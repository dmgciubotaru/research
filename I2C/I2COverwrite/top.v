==> flow/design.v <==
module I2COverwrite
(
	input sda,
	input scl,
	input clk,
	input rst, 
	output reg out_0,
	output reg out_1
);
wire i2c_start;
wire i2c_stop;
wire i2c_data;
I2CPhy phy(
	.rst(rst),
	.clk(clk),
	.sda(sda),
	.scl(scl),
	.start(i2c_start),
	.stop(i2c_stop),
	.data(i2c_data)
);
reg[8:0] data[3:0];  
reg[3:0] bitcnt;  
reg[3:0] bytecnt;  
always @(posedge rst or posedge clk) begin
	if(rst) begin
		bitcnt <= 8;
		bytecnt <= 0;
	end else begin
		if(i2c_start) begin
			bitcnt <= 8;
			bytecnt <= 0;
		end
		if(i2c_stop) begin
		end
		if(i2c_data) begin
			data[bytecnt][bitcnt] <= sda;
			if(bitcnt == 0) begin
				bitcnt <= 8;
				bytecnt <= bytecnt + 1;
			end else begin
				bitcnt <= bitcnt - 1;
			end
		end
	end
end
wire write_0;  
wire write_1;  
wire is_target_id; 
wire [6:0] target;  
wire rw;  
assign target = data[0][8:2]; 
assign rw = data[0][1];
assign is_target_id = ((bytecnt > 0) && (target == 'h50));  
assign en_overwrite = (is_target_id == 1)  && (rw == 1) && (bytecnt == 1)  && (bitcnt != 0); 
parameter overwrite_byte = {8'h55, 1'b1};
assign write_0 = en_overwrite  && (overwrite_byte[bitcnt] == 0);
assign write_1 = en_overwrite  && (overwrite_byte[bitcnt] == 1);
always @(posedge rst or posedge clk) begin
	if(rst) begin
		out_0 <= 0;
		out_1 <= 0;
	end else begin
		if (scl == 0) begin
			out_0 <= write_0;
			out_1 <= write_1;
		end
	end
end
endmodule
module I2CPhy(
	input rst,
	input clk,
	input sda,
	input scl,
	output reg start,
	output reg stop,
	output reg data
);
reg last_sda;
reg last_scl;
always @(posedge rst or posedge clk) begin
	if(rst) begin
		last_sda <= 1;
		last_scl <= 1;
	end else begin
		last_sda <= sda;
		last_scl <= scl;
		start <=  (last_scl ==1 && scl == 1 && last_sda == 1 && sda == 0);
		stop <= (last_scl == 1 && scl == 1 && last_sda == 0 && sda == 1);
		data <= (last_scl == 0 && scl == 1);
	end
end
endmodule
module debounce (
    input wire clk,    
    input wire in,     
    output reg out     
);
reg [7:0] shift_reg;  
always @(posedge clk) begin
    shift_reg <= {shift_reg[6:0], in};
    if (shift_reg[7] == shift_reg[6] && shift_reg[6] == shift_reg[5] &&
        shift_reg[5] == shift_reg[4] && shift_reg[4] == shift_reg[3] &&
        shift_reg[3] == shift_reg[2] && shift_reg[2] == shift_reg[1] &&
        shift_reg[1] == shift_reg[0]) begin
        out <= shift_reg[0];  
    end
end
endmodule
module top(
	input clk,
	input nrst,
	input sda,
	input scl,
	output wire out_0,
	output wire nout_1
);
wire rst ;
assign rst  = !nrst;
wire out_1;
assign nout_1 = !out_1;
wire sda_stable;
wire scl_stable;
debounce debounce_sda(.clk(clk), .in(sda), .out(sda_stable));
debounce debounce_scl(.clk(clk), .in(scl), .out(scl_stable));
I2COverwrite Overwrite(
	.sda(sda_stable),
	.scl(scl_stable),
	.clk(!clk),
	.rst(rst),
	.out_0(out_0),
	.out_1(out_1)
);
endmodule
Reports on top. What the tools print for top, step after step. Line numbers count from 1 in the design file above. The mark - stands for no value.

Design top: top. Clock input: clk. Library: sky130hd. Library corner: tt_025C_1v80.

Word level. Counts by Yosys on the flattened word-level netlist (proc, flatten, opt, wreduce). Print and check cells are left out. Cells with the same type and inputs are merged into one.

For register bits after elaboration the number is 41. The entry for output and inout bits reads 2. Word-level cells: 82.

The figure for equality and inequality tests is 19. The entry for $add $sub $neg reads 3. The entry for mux-type cells reads 7. The figure for bitwise operators is 7. The entry for shift-type cells reads 3. $lt $le $gt $ge: 1. Reduce/logical cells: 29.

Operator list (number): 4-bit 2-to-1 mux (6); 1-bit logical AND (22); 1-bit == test (14); 1-bit by 5-bit variable shift with 9-bit output (1); 1-bit by 5-bit variable shift with 9-bit output (first input constant) (1); 9-bit by 4-bit indexed select with 1-bit output (first input constant) (1); 9-bit AND (1); 9-bit OR (1); 9-bit NOT (1); 9-bit 2-to-1 mux (1); 7-bit == test (second input constant) (1); 4-bit negator with 5-bit output (1); 1-bit NOT (4); 2-bit == test (second input constant) (2); 4-bit by 1-bit adder with 4-bit output (second input constant) (1); 4-bit by 1-bit subtractor with 4-bit output (second input constant) (1); 4-bit by 1-bit > comparator with 1-bit output (second input constant) (1); 4-bit by 1-bit == test with 1-bit output (second input constant) (1); 4-bit logical NOT (1); 4-bit nonzero test (1); 3-bit AND reduction (1); 3-bit OR reduction (1); 2-bit by 1-bit == test with 1-bit output (second input constant) (1); 2-bit logical NOT (1); 2-bit nonzero test (1); 1-bit logical NOT (1).

Longest topological paths. Yosys ltp: most cells in a row. Word level: on the elaborated netlist, between registers, memories and ports. Mapped: between sequential cells and ports; inverters and the memories' decode and read muxes count.

Under word-level depth stands 7. The entry for ABC_AREA reads 0. Gate-level depth with buffers: 8.

Netlist. Yosys stat after the flow's synthesis: flattened, memories mapped to cells. It holds for the ABC_AREA given above (unset counts as 0); a run with the other value may have another netlist. The area totals of this step are shown rounded.

Under sequential part of the area stands 984.7 um^2. Cells in the netlist: 164. The figure for flip-flop cells is 40. For buffer cells the number is 5. The figure for cell area after synthesis is 1780 um^2.

Cells by type (number): sky130_fd_sc_hd__edfxtp_1 (12); sky130_fd_sc_hd__dfxtp_1 (16); sky130_fd_sc_hd__dfrtn_1 (9); sky130_fd_sc_hd__ha_1 (9); sky130_fd_sc_hd__dfstp_2 (3); sky130_fd_sc_hd__o211ai_1 (9); sky130_fd_sc_hd__nand2_1 (17); sky130_fd_sc_hd__o21ai_0 (10); sky130_fd_sc_hd__nand4_1 (6); sky130_fd_sc_hd__nor2b_1 (5); sky130_fd_sc_hd__nand3_1 (6); sky130_fd_sc_hd__nor2_1 (8); sky130_fd_sc_hd__nor3b_1 (4); sky130_fd_sc_hd__inv_1 (7); sky130_fd_sc_hd__nor4_1 (4); sky130_fd_sc_hd__o31ai_4 (1); sky130_fd_sc_hd__a21oi_1 (4); sky130_fd_sc_hd__nand2b_1 (3).

Not listed: further types 23, cells in them 31. By module: a second synthesis without flattening, with its own total; a netlist apart from the flattened one above.

For cell total of the unflattened synthesis the number is 169. For area total of the unflattened synthesis the number is 1868 um^2.

Rows give one instance, submodules left out.

Modules: I2COverwrite (times used 1, area 1227 um^2, cells 127); debounce (times used 2, area 227.7 um^2, cells 15); I2CPhy (times used 1, area 173.9 um^2, cells 9); top (times used 1, area 11.3 um^2, cells 3).

Record of 2 stored runs of the RTL-to-layout flow on top, platform sky130hd. The runs are unordered. Constraints: input delay and output delay 20% of the set period each, output load 0.01 pF. "power consumption": no workload was simulated; the value follows from the tool's default switching activity. The results are shown rounded.

Files of job 1:
==> flow/run.sh <==
#!/bin/bash
# the make line also repeats the synthesis and layout settings of config.mk as NAME=value (left out here)
make -C /OpenROAD-flow-scripts/flow DESIGN_CONFIG=/design/flow/config.mk WORK_HOME=/design/flow/orfs CLKGATE_MAP_FILE= finish
==> flow/config.mk <==
export PLATFORM = sky130hd
export DESIGN_NAME = top
export DESIGN_NICKNAME = top
export VERILOG_FILES = /design/flow/design.v
export SDC_FILE = /design/flow/constraint.sdc
export NUM_CORES = 4
export LEC_CHECK = 0
export CAP_MARGIN = 20
export CORE_MARGIN = 2
export CORE_UTILIZATION = 19
export SLEW_MARGIN = 20
==> flow/constraint.sdc <==
create_clock -name core_clock -period 3.17 [get_ports {clk}]
set_input_delay 0.6340 -clock core_clock [delete_from_list [all_inputs] [get_ports {clk}]]
set_output_delay 0.6340 -clock core_clock [all_outputs]
set_load 0.01 [all_outputs]

Results of job 1. The overall die area reads 10160 um^2. The final setup TNS stands at 0.000 ns. The measured lowest hold slack is 0.363 ns. The standard-cell area after layout reads 2138 um^2. The smallest setup slack stands at 0.072 ns. The netlist area reported by Yosys comes to 1780 um^2. The power consumption comes to 0.001415 W. The measured final utilization is 23.4%.

Files of job 2:
==> flow/run.sh <==
#!/bin/bash
# the make line also repeats the synthesis and layout settings of config.mk as NAME=value (left out here)
make -C /OpenROAD-flow-scripts/flow DESIGN_CONFIG=/design/flow/config.mk WORK_HOME=/design/flow/orfs CLKGATE_MAP_FILE= finish
==> flow/config.mk <==
export PLATFORM = sky130hd
export DESIGN_NAME = top
export DESIGN_NICKNAME = top
export VERILOG_FILES = /design/flow/design.v
export SDC_FILE = /design/flow/constraint.sdc
export NUM_CORES = 4
export LEC_CHECK = 0
export ABC_AREA = 1
export CAP_MARGIN = 20
export CORE_MARGIN = 7
export CORE_UTILIZATION = 56
export CTS_CLUSTER_DIAMETER = 250
export CTS_CLUSTER_SIZE = 92
export SETUP_SLACK_MARGIN = 0.36
export SLEW_MARGIN = 40
==> flow/constraint.sdc <==
create_clock -name core_clock -period 2.28 [get_ports {clk}]
set_input_delay 0.4560 -clock core_clock [delete_from_list [all_inputs] [get_ports {clk}]]
set_output_delay 0.4560 -clock core_clock [all_outputs]
set_load 0.01 [all_outputs]

Results of job 2. The overall die area reads 5032 um^2. The final setup TNS stands at -0.449 ns. The measured lowest hold slack is 0.375 ns. The standard-cell area after layout reads 2168 um^2. The smallest setup slack stands at -0.233 ns. The netlist area reported by Yosys comes to 1815 um^2. The power consumption comes to 0.002055 W. The measured final utilization is 70.4%.
